==> flow/design.v <==
module memory_controller
  (
   clock,
   reset_b,
   ext_cs_b,
   vpa,
   cpu_rnw,
   cpu_clken,
   cpu_addr,
   cpu_dout,
   ext_dout,
   ram_cs_b,
   ram_oe_b,
   ram_we_b,
   ram_data,
   ram_addr
   );
   parameter DSIZE        = 16;
   parameter ASIZE        = 16;
   parameter INDEX_BITS   = 6;     
   localparam CSIZE       = clog2(DSIZE) - 1;    
   localparam TAG_BITS    = ASIZE - INDEX_BITS;
   localparam CACHE_WIDTH = DSIZE + 1 + TAG_BITS;
   localparam CACHE_SIZE  = 2 ** INDEX_BITS;
   input                 clock;
   input                 reset_b;
   input                 ext_cs_b;
   input                 vpa;
   input                 cpu_rnw;
   output                cpu_clken;
   input [ASIZE-1:0]     cpu_addr;
   input [DSIZE-1:0]     cpu_dout;
   output [DSIZE-1:0]    ext_dout;
   output                ram_cs_b;
   output                ram_oe_b;
   output                ram_we_b;
   inout [7:0]           ram_data;
   output [18:0]         ram_addr;
   wire [CSIZE - 3:0] ext_a_lsb;
   reg                ext_we_b;
   reg [DSIZE-8-1:0]  ram_data_last;
   reg [CSIZE-1:0]    count;
   reg [CACHE_WIDTH-1:0] cache [0:CACHE_SIZE - 1];  (* RAM_STYLE="DISTRIBUTED" *)
   wire [INDEX_BITS-1:0]  addr_index = cpu_addr[INDEX_BITS-1:0];
   wire [TAG_BITS-1:0]      addr_tag = cpu_addr[ASIZE-1:INDEX_BITS];
   wire [CACHE_WIDTH-1:0]  cache_out = cache[addr_index];
   wire [DSIZE-1:0]       cache_dout = cache_out[DSIZE-1:0];
   wire                  cache_valid = cache_out[DSIZE];
   wire [TAG_BITS-1:0]     cache_tag = cache_out[CACHE_WIDTH-1:DSIZE+1];
   wire                    tag_match = cache_valid & (cache_tag == addr_tag);
   wire                    cache_hit = vpa & tag_match;
   integer i;
   initial
     for (i = 0; i < CACHE_SIZE; i = i + 1)
       cache[i] = 0;
   always @(posedge clock)
      if (count == 2 ** CSIZE - 1)
         if (cpu_rnw) begin
            if (vpa)
               cache[addr_index] <= {addr_tag, 1'b1, ext_dout};
         end else begin
            if (tag_match)
               cache[addr_index] <= {addr_tag, 1'b1, cpu_dout};
         end
   always @(posedge clock)
     if (!reset_b)
       count <= 0;
     else if (!ext_cs_b && !cache_hit || count > 0)
       count <= count + 1;
   assign cpu_clken = !(!ext_cs_b && !cache_hit && count < 2 ** CSIZE - 1);
   assign ext_a_lsb = count[CSIZE - 1 : 2];
   always @(posedge clock)
      if (!cpu_rnw && !ext_cs_b && !count[1])
         ext_we_b <= 1'b0;
      else
         ext_we_b <= 1'b1;
   always @(posedge clock)
     if (count[1:0] == 2'b11)
        ram_data_last <= (ram_data_last >> 8) | (ram_data << (DSIZE - 16));
   assign ext_dout = cache_hit ? cache_dout : { ram_data, ram_data_last };
   assign ram_addr = {cpu_addr, ext_a_lsb};
   assign ram_cs_b = ext_cs_b;
   assign ram_oe_b = !cpu_rnw;
   assign ram_we_b = ext_we_b;
   assign ram_data = cpu_rnw        ? 8'bZ            :
                     ext_a_lsb == 3 ? cpu_dout[31:24] :
                     ext_a_lsb == 2 ? cpu_dout[23:16] :
                     ext_a_lsb == 1 ? cpu_dout[15:8]  :
                                      cpu_dout[7:0]   ;
   function integer clog2;
      input integer value;
      begin
         value = value-1;
         for (clog2=0; value>0; clog2=clog2+1)
           value = value>>1;
      end
   endfunction
endmodule
# [From RTL to reports: memory_controller]
# Tool output for the design above, in the order of the flow.
# Lines are those of the file above, counted from 1.
# Library cell names are shortened.
# A cell with -- has no value.
[design] top="memory_controller" clk_port="clock" cell_library="sky130hd" corner="tt_025C_1v80"

# [Word-level counts]
# Source: Yosys, flattened and elaborated, memories not mapped. Widths are those after wreduce; folded enables and synchronous resets count as part of the registers. Registers that Yosys merges into a memory's read port (data or address) are not register bits. Print and check cells do not count. Equal cells are merged and count once.
# Memory sizes are those after Yosys's memory passes, which may raise the word count (mostly to a power of two), join words into wider ones and drop unused or constant bits.
[bits] ff_bits=12 latchBits=0 ramBits=1728 romBits=0 clocked_rd_ports_x_width=0 memories=1 output_inout_bits=47 wordCells=40
[memory_table] name="cache" size=64 width=27 read_ports=1 write_ports=1 line_no=43 rtl="reg [CACHE_WIDTH-1:0] cache [0:CACHE_SIZE - 1];  (* RAM_STYLE=\"DISTRIBUTED\" *)"
[classes] add_sub_neg=1 mul=0 div=0 cmp=2 n_eq=3 shift=0 n_mux=17 logic=3 reduce_logical=10
[op_table] op="2-to-1 mux 27 bit" n=7
[op_table] op="2-to-1 mux 16 bit" n=1
[op_table] op="2-to-1 mux 8 bit" n=2
[op_table] op="equality test 10 bit" n=1
[op_table] op="2-to-1 mux 1 bit" n=7
[op_table] op="logical NOT 1 bit" n=5
[op_table] op="logical AND 1 bit" n=4
[op_table] op="adder 3 x 1 -> 3 bit with constant B" n=1
[op_table] op="> comparator 3 x 1 -> 1 bit with constant B" n=1
[op_table] op="less-than comparator 3 bit with constant B" n=1
[op_table] op="equality test 3 bit with constant B" n=1
[op_table] op="bitwise AND 1 bit" n=2
[op_table] op="equality test 2 bit with constant B" n=1
[op_table] op="bitwise OR 1 bit" n=1
[op_table] op="logical OR 1 bit" n=1

# [Longest topological paths]
# Longest topological path by Yosys (ltp), each cell counted once; first at word level (registers and memories cut), then after technology mapping (sequential cells cut; the memories' decode and read muxes count).
[depth] ltp_word=8 ABC_AREA=0 mapped_depth=18 depth_no_buf=10

# [After synthesis]
# Source: synth_stat.txt of the flow (Yosys; design flattened, memories mapped). It holds for the ABC_AREA given above (unset counts as 0); a run with the other value may have another netlist.
# The area totals of this step are shown rounded.
[mapped] stdcells=3589 area_mm2=0.067 seq_area_mm2=0.0522 ff_cells=1740 buffers=247
[by_type] cell_type="edfxtp_1" n=1736
[by_type] cell_type="mux4_2" n=120
[by_type] cell_type="mux2i_1" n=162
[by_type] cell_type="a221oi_1" n=153
[by_type] cell_type="a22oi_1" n=179
[by_type] cell_type="mux2_2" n=97
[by_type] cell_type="nor2_1" n=147
[by_type] cell_type="a21oi_1" n=104
[by_type] cell_type="a22o_1" n=50
[by_type] cell_type="clkbuf_1" n=113
[by_type] cell_type="nand2_1" n=94
[by_type] cell_type="o22ai_1" n=50
[by_type] cell_type="buf_2" n=60
[by_type] cell_type="o21ai_0" n=58
[by_type] cell_type="a31oi_1" n=43
[by_type] cell_type="buf_4" n=32
[by_type] cell_type="mux2_4" n=16
[by_type] cell_type="nand3_1" n=35
# Other cell types: 63; their cells: 340.

# [Path before layout]
# Source: OpenSTA report_checks on the synthesized netlist (no wires, ideal clock, input and output delay 20% of the period each), path of least setup slack; recovery checks are left aside. Register names are those of the netlist, which keeps one name where synthesis merged equal registers.
[synth_path] path_kind="in2reg" startpoint="in cpu_addr[0]" endpoint="mem cache[16][0]" clock_period_ns=5.97 in_delay_ns=1.194 launch_ns=1.194 arrival_time_ns=5.548 required_time_ns=5.559 slack_ns=0.011 delay_ns=4.765 path_stages=15 path_buffers=5 synth_period_reached_ns=5.959
# "delay_ns" = arrival - input delay + setup time.
# "path_stages" counts driving pins, that of a launching flip-flop among them; a cell with two outputs on the path counts twice.
# "synth_period_reached_ns" = period - worst setup slack (recovery checks aside). The figure is calculated, with input and output delays left at 20% of the set period.
# Between the ends stands the longest chain of elaborated cells between them, by number of cells; it is not shown to be the way that was timed. Of several equally long chains one is given.
# Each line given opens the expression or statement behind the cell; cells for indexed reads and writes are added by Yosys, which also makes memories of some case tables.
# The chain passes a memory read, where the word-level depth is cut; so it can be longer than that depth.
# The path ends at the enable pin of a flip-flop; only ways to that pin are counted.
[synth_via] cell_sequence="buf_6 > buf_6 > buf_4 > buf_6 > nor2_1 > clkbuf_1 > a221oi_1 > nor4_1 > a31oi_1 > o2111ai_1 > xnor2_1 > o2111ai_1 > o31ai_1 > nand3_1 > nor2_1" elab_chain_len=7 cells_between=7 lines_between=5 cone_classes="1 x eq/ne; 3 x mux; 2 x logic; 1 x memory"
[synth_rtl] element="start: declaration" line_no=31 rtl="input [ASIZE-1:0]     cpu_addr;"
[synth_rtl] element="memory (64 x 27 bit)" line_no=43 rtl="reg [CACHE_WIDTH-1:0] cache [0:CACHE_SIZE - 1];  (* RAM_STYLE=\"DISTRIBUTED\" *)"
[synth_rtl] element="equality test 10 bit" line_no=50 rtl="wire                    tag_match = cache_valid & (cache_tag == addr_tag);"
[synth_rtl] element="bitwise AND 1 bit" line_no=50
[synth_rtl] element="2-to-1 mux 1 bit" line_no=62 rtl="if (tag_match)"
[synth_rtl] element="2-to-1 mux 1 bit" line_no=58 rtl="if (cpu_rnw) begin"
[synth_rtl] element="2-to-1 mux 1 bit" line_no=57 rtl="if (count == 2 ** CSIZE - 1)"
[synth_rtl] element="bitwise OR 1 bit"
[synth_rtl] element="end: declaration" line_no=43

# [Worst path after layout]
# From the final timing report of record 1: the path of least setup slack in the routed layout; clock arrival at registers is part of the times.
[layout_path] path_kind="in2out" startpoint="in cpu_addr[1]" endpoint="out ext_dout[14]" clock_period_ns=10.5 in_delay_ns=2.10 output_delay_ns=2.10 launch_ns=2.10 arrival_time_ns=7.07 required_time_ns=8.40 slack_ns=1.33 path_stages=13 path_buffers=4
# Between the ends stands the longest chain of elaborated cells between them, by number of cells; it is not shown to be the way that was timed. Of several equally long chains one is given.
# The chain passes a memory read, where the word-level depth is cut; so it can be longer than that depth.
[layout_via] cell_sequence="buf_8 > buf_4 > and2_1 > nand2_1 > o22ai_1 > o21a_1 > a311oi_1 > o2111a_1 > nand4_1 > or4_1 > buf_4 > mux2i_1 > clkdlybuf4s50_1" elab_chain_len=5 cells_between=5 lines_between=4 cone_classes="1 x eq/ne; 1 x mux; 2 x logic; 1 x memory"
[layout_rtl] element="start: declaration" line_no=31 rtl="input [ASIZE-1:0]     cpu_addr;"
[layout_rtl] element="memory (64 x 27 bit)" line_no=43 rtl="reg [CACHE_WIDTH-1:0] cache [0:CACHE_SIZE - 1];  (* RAM_STYLE=\"DISTRIBUTED\" *)"
[layout_rtl] element="equality test 10 bit" line_no=50 rtl="wire                    tag_match = cache_valid & (cache_tag == addr_tag);"
[layout_rtl] element="bitwise AND 1 bit" line_no=50
[layout_rtl] element="bitwise AND 1 bit" line_no=51 rtl="wire                    cache_hit = vpa & tag_match;"
[layout_rtl] element="2-to-1 mux 16 bit" line_no=80 rtl="assign ext_dout = cache_hit ? cache_dout : { ram_data, ram_data_last };"
[layout_rtl] element="end: declaration" line_no=33 rtl="output [DSIZE-1:0]    ext_dout;"

Subject: memory_controller on sky130hd, stored results

Hello all,

Measured results for memory_controller: 2 stored runs of the Yosys and OpenROAD flow on sky130hd. The settings differ; the order carries no meaning. The constraints put input and output delay at 20% of the set period each and load the outputs with 0.01 pF.
"timing.achieved_period_ns" = clock period - worst setup slack. The figure is calculated, with input and output delays left at 20% of the set period.
"critical_path_time_ns": the worst setup path's part of the clock period (all of it between registers, 20% less for each end at a port) less its slack. A launch clock that arrives late makes it longer, a capture clock that arrives late makes it shorter.
"power_uw" is the tool's figure for a default switching activity; nothing was simulated.
Measured values are rounded.

[flow] record 1: files
==> flow/run.sh <==
#!/bin/bash
# the make line also repeats the synthesis and layout settings of config.mk as NAME=value (left out here)
make -C /OpenROAD-flow-scripts/flow DESIGN_CONFIG=/design/flow/config.mk WORK_HOME=/design/flow/orfs CLKGATE_MAP_FILE= finish
==> flow/config.mk <==
export PLATFORM = sky130hd
export DESIGN_NAME = memory_controller
export DESIGN_NICKNAME = memory_controller
export VERILOG_FILES = /design/flow/design.v
export SDC_FILE = /design/flow/constraint.sdc
export NUM_CORES = 4
export LEC_CHECK = 0
export ABC_AREA = 0
export CAP_MARGIN = 35
export CORE_ASPECT_RATIO = 1.13
export CORE_MARGIN = 7
export CORE_UTILIZATION = 69
export CTS_CLUSTER_SIZE = 18
export GPL_ROUTABILITY_DRIVEN = 0
export PLACE_DENSITY_LB_ADDON = 0.15
export SETUP_SLACK_MARGIN = -0.56
export SLEW_MARGIN = 20
==> flow/constraint.sdc <==
create_clock -name core_clock -period 10.5 [get_ports {clock}]
set_input_delay 2.1000 -clock core_clock [delete_from_list [all_inputs] [get_ports {clock}]]
set_output_delay 2.1000 -clock core_clock [all_outputs]
set_load 0.01 [all_outputs]

[flow] record 1: metrics
[metrics] stdcell_area_mm2 = 0.0758
[metrics] worst_hold_slack_ns = 0.607
[metrics] yosys.chip_area_mm2 = 0.067
[metrics] power_uw = 14400
[metrics] final_setup_tns_ns = 0.000
[metrics] critical_path_time_ns = 4.97
[metrics] timing.worst_path_kind = in2out
[metrics] post_route_util_pct = 78.8
[metrics] setup_ws_ns = 1.33
[metrics] timing.achieved_period_ns = 9.168
[metrics] final_die_area_mm2 = 0.106

[flow] record 2: files
==> flow/run.sh <==
#!/bin/bash
# the make line also repeats the synthesis and layout settings of config.mk as NAME=value (left out here)
make -C /OpenROAD-flow-scripts/flow DESIGN_CONFIG=/design/flow/config.mk WORK_HOME=/design/flow/orfs CLKGATE_MAP_FILE= finish
==> flow/config.mk <==
export PLATFORM = sky130hd
export DESIGN_NAME = memory_controller
export DESIGN_NICKNAME = memory_controller
export VERILOG_FILES = /design/flow/design.v
export SDC_FILE = /design/flow/constraint.sdc
export NUM_CORES = 4
export LEC_CHECK = 0
export CAP_MARGIN = 20
export CORE_MARGIN = 2
export CORE_UTILIZATION = 40
export SETUP_SLACK_MARGIN = 1.01
export SLEW_MARGIN = 20
==> flow/constraint.sdc <==
create_clock -name core_clock -period 6.84 [get_ports {clock}]
set_input_delay 1.3680 -clock core_clock [delete_from_list [all_inputs] [get_ports {clock}]]
set_output_delay 1.3680 -clock core_clock [all_outputs]
set_load 0.01 [all_outputs]

[flow] record 2: metrics
[metrics] stdcell_area_mm2 = 0.0814
[metrics] worst_hold_slack_ns = 0.587
[metrics] yosys.chip_area_mm2 = 0.067
[metrics] power_uw = 22900
[metrics] final_setup_tns_ns = 0.000
[metrics] critical_path_time_ns = 5.26
[metrics] timing.worst_path_kind = in2reg
[metrics] post_route_util_pct = 48.9
[metrics] setup_ws_ns = 0.208
[metrics] timing.achieved_period_ns = 6.632
[metrics] final_die_area_mm2 = 0.171

Thanks
